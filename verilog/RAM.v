==> flow/design.v <==
`timescale 1ns / 1ps
module RAM(clk, Addr, Din, we, sel, ld, Dout, ext_a, ext_d);
    input wire clk, we, ld;
    input wire [31:0] Din;
    input wire [4:0] Addr, ext_a;
    input wire [3:0] sel;
    output wire [31:0] Dout, ext_d;
    reg [31:0] data[31:0];
    initial
    begin
    end
    always @(posedge clk)
    begin
        if (we)
        begin
            if (sel&4'b0001)
            begin
                data[Addr][7:0] <= Din[7:0];
            end
            if (sel&4'b0010)
            begin
                data[Addr][15:8] <= Din[15:8];
            end
            if (sel&4'b0100)
            begin
                data[Addr][23:16] <= Din[23:16];
            end
            if (sel&4'b1000)
            begin
                data[Addr][31:24] <= Din[31:24];
            end
        end
    end 
    assign Dout = data[Addr];
    assign ext_d = data[ext_a];
endmodule
======== Step by step through the tools: RAM ========
Tool output for the design above, in the order of the flow.
Line numbers count from 1 in the design file above.
Operators: Yosys type, input widths -> output width; for muxes data width and select width s.
The mark -- stands for no value.
set-up
  design top .............................. RAM
  clock port .............................. clk
  standard-cell library ................... sky130hd
  library corner .......................... tt_025C_1v80

======== Word-level counts ========
Source: Yosys, flattened and elaborated, memories not mapped. Widths are those after wreduce; folded enables and synchronous resets count as part of the registers. Registers that Yosys merges into a memory's read port (data or address) are not register bits. Print and check cells do not count. Equal cells are merged and count once.
Yosys's memory passes give these memory sizes; they may raise the number of words (mostly to a power of two), join words into wider ones and drop unused or constant bits.
word-level totals
  input port bits ......................... 49
  latch bits .............................. 0
  word-level cells ........................ 17
  memory bits (read-only) ................. 0
  flip-flop bits (word level) ............. 0
  RAM bits ................................ 1,024
  memories kept ........................... 1
  output and inout port bits .............. 64
  clocked read ports x word width ......... 0
memories
  memory  words  bits a word  rd ports  wr ports  line  RTL
  data    32     32           2         1         8     reg [31:0] data[31:0];
operators by class
  equal/unequal tests ..................... 0
  $add $sub $neg .......................... 0
  reduce/logical cells .................... 0
  div/mod/pow operators ................... 0
  bitwise gates (word level) .............. 0
  multiply operators ...................... 0
  shifts and indexed selects .............. 0
  $lt $le $gt $ge ......................... 0
  multiplexer cells ....................... 16
operator list
  operator  count
  $mux 32   8
  $mux 1    8

======== Longest topological paths ========
Longest topological path by Yosys (ltp), each cell counted once; first at word level (registers and memories cut), then after technology mapping (sequential cells cut; the memories' decode and read muxes count).
logic depth
  word-level depth ........................ 2
  ABC_AREA ................................ 0
  gate-level depth with buffers ........... 8

======== Synthesis result ========
Yosys stat after the flow's synthesis: flattened, memories mapped to cells. It holds for the ABC_AREA given above (unset counts as 0); a run with the other value may have another netlist.
The area totals of this step are shown rounded.
cell types
  type                       count  total area (um^2)
  sky130_fd_sc_hd__edfxtp_1  1,024  3.07E+04
  sky130_fd_sc_hd__mux4_2    256    5,765.53
  sky130_fd_sc_hd__mux2i_1   512    5.12E+03
  sky130_fd_sc_hd__a22oi_1   224    1.68E+03
  sky130_fd_sc_hd__a22o_1    64     560.538
  sky130_fd_sc_hd__nand3_1   109    545.523
  sky130_fd_sc_hd__nor2_1    132    495.475
  sky130_fd_sc_hd__a21oi_1   96     480.461
  sky130_fd_sc_hd__clkbuf_1  108    405.389
  sky130_fd_sc_hd__nand2_1   99     371.606
  sky130_fd_sc_hd__buf_2     63     315.302
  sky130_fd_sc_hd__buf_4     35     262.752
  sky130_fd_sc_hd__nand4_1   36     225.216
  sky130_fd_sc_hd__a31oi_1   32     200.192
  sky130_fd_sc_hd__nor3_1    33     165.158
  sky130_fd_sc_hd__buf_6     7      78.826
  sky130_fd_sc_hd__buf_1     16     60.058
  sky130_fd_sc_hd__nor2b_1   4      25.024
Other cell types: 10; their cells: 16.
synthesis totals
  cell area after synthesis ............... 47,630 um^2
  mapped flip-flops ....................... 1,024
  cells in the netlist .................... 2,866

======== Worst setup path after synthesis ========
OpenSTA on the mapped netlist: ideal clock, no wires. The path of least setup slack (recovery checks aside). Input and output delay are each 20% of the period. Register names are those of the netlist, which keeps one name where synthesis merged equal registers.
timing path post-synthesis
  path type ............................... input to output
  start ................................... input Addr[1]
  end ..................................... output Dout[30]
  slack ................................... 0.255 ns
  arrival ................................. 1.857 ns
  required time ........................... 2.112 ns
  path delay .............................. 1.329 ns
  clock period ............................ 2.64 ns
  stages on the path ...................... 6
  synthesis period reached ................ 2.385 ns
"path delay" = arrival - input delay + setup time.
At an output port there is no setup time.
"stages on the path": output pins that drive a net of the path, with the launching flip-flop's if there is one; two outputs of one cell count as two.
"synthesis period reached" is the clock period less the worst setup slack; recovery checks do not enter. This is arithmetic on one report: input and output delays are still those of the set period (20% each).
Between the ends stands the longest chain of elaborated cells between them, by number of cells; it is not shown to be the way that was timed. Of several equally long chains one is given.
Each line given opens the expression or statement behind the cell; cells for indexed reads and writes are added by Yosys, which also makes memories of some case tables.
The chain passes a memory read, where the word-level depth is cut; so it can be longer than that depth.
between the ends, post-synthesis
  cells stage by stage .................... sky130_fd_sc_hd__buf_2 sky130_fd_sc_hd__buf_2 sky130_fd_sc_hd__clkbuf_1 sky130_fd_sc_hd__mux4_2 sky130_fd_sc_hd__a22oi_1 sky130_fd_sc_hd__nand4_1
  length of the longest elaborated chain .. 1
  elaborated cells between the ends (all ways) .. 1
  RTL lines with such cells ............... 1
  classes of those cells .................. memory (1)
RTL lines, path post-synthesis
  what                line  RTL
  start: declaration  5     input wire [4:0] Addr, ext_a;
  $mem_v2 32x32       8     reg [31:0] data[31:0];
  end: declaration    7     output wire [31:0] Dout, ext_d;

======== Timing after layout ========
Path of least setup slack in the final report of stored run 1 (OpenROAD, finished layout, wires in). Where an end is a register, its clock arrival counts in the times.
timing path post-layout
  path type ............................... register to output
  start ................................... memory data[19][8]
  end ..................................... output Dout[8]
  stages on the path ...................... 5
  clock period ............................ 1.98 ns
  slack ................................... -0.80 ns
  arrival ................................. 2.39 ns
  required time ........................... 1.58 ns
Between the ends stands the longest chain of elaborated cells between them, by number of cells; it is not shown to be the way that was timed. Of several equally long chains one is given.
The chain passes a memory read, where the word-level depth is cut; so it can be longer than that depth.
between the ends, post-layout
  cells stage by stage .................... sky130_fd_sc_hd__edfxtp_1 sky130_fd_sc_hd__mux4_2 sky130_fd_sc_hd__a22oi_2 sky130_fd_sc_hd__nand4_1 sky130_fd_sc_hd__buf_2
  length of the longest elaborated chain .. 1
  elaborated cells between the ends (all ways) .. 1
  RTL lines with such cells ............... 1
  classes of those cells .................. memory (1)
RTL lines, path post-layout
  what                line  RTL
  start: declaration  8     reg [31:0] data[31:0];
  $mem_v2 32x32       8
  end: declaration    7     output wire [31:0] Dout, ext_d;

Lab notebook: RAM

Stored flow runs of RAM (2 of them; Yosys, OpenROAD, sky130hd). They differ in their settings and are not a sequence. Constraints: input delay and output delay 20% of the set period each, output load 0.01 pF.
By "clock period achieved" is meant the clock period of the run minus its worst setup slack. This is arithmetic on one report: input and output delays are still those of the set period (20% each).
"time used up by the worst setup path" = time allowed to the worst setup path (clock period - input delay - output delay, where it has them) - its slack; a late launch clock adds to it, a late capture clock takes from it.
"overall power": no workload was simulated; the value follows from the tool's default switching activity.
Measured values are rounded.

---- stored run 1 ----
settings
  period_ns = 1.98
  CORE_UTILIZATION = 61
  CORE_ASPECT_RATIO = 1.48
  CELL_PAD_IN_SITES_DETAIL_PLACEMENT = 0
  GPL_ROUTABILITY_DRIVEN = 0
  CTS_CLUSTER_SIZE = 78
  MAX_ROUTING_LAYER = met5
  CAP_MARGIN = 20
  CORE_MARGIN = 2
  SLEW_MARGIN = 20
results
  chip area after synthesis (Yosys) ....... 47,630 um^2
  die outline area ........................ 80,380 um^2
  standard-cell area after routing ........ 60,420 um^2
  worst slack on setup checks ............. -0.803 ns
  final worst hold slack .................. 0.391 ns
  overall power ........................... 0.04815 W
  clock period achieved ................... 2.783 ns
  time used up by the worst setup path .... 2.39 ns
  worst setup path type ................... register to output

---- stored run 2 ----
settings
  period_ns = 2.37
  CORE_UTILIZATION = 49
  SETUP_SLACK_MARGIN = 0.01
  PLACE_DENSITY_LB_ADDON = 0.03
  CELL_PAD_IN_SITES_GLOBAL_PLACEMENT = 2
  CELL_PAD_IN_SITES_DETAIL_PLACEMENT = 0
  TNS_END_PERCENT = 95
  SLEW_MARGIN = 25
  CAP_MARGIN = 20
  CORE_MARGIN = 2
results
  chip area after synthesis (Yosys) ....... 47,630 um^2
  die outline area ........................ 99,720 um^2
  standard-cell area after routing ........ 61,590 um^2
  worst slack on setup checks ............. -0.446 ns
  final worst hold slack .................. 0.586 ns
  overall power ........................... 0.04216 W
  clock period achieved ................... 2.816 ns
  time used up by the worst setup path .... 2.34 ns
  worst setup path type ................... register to output
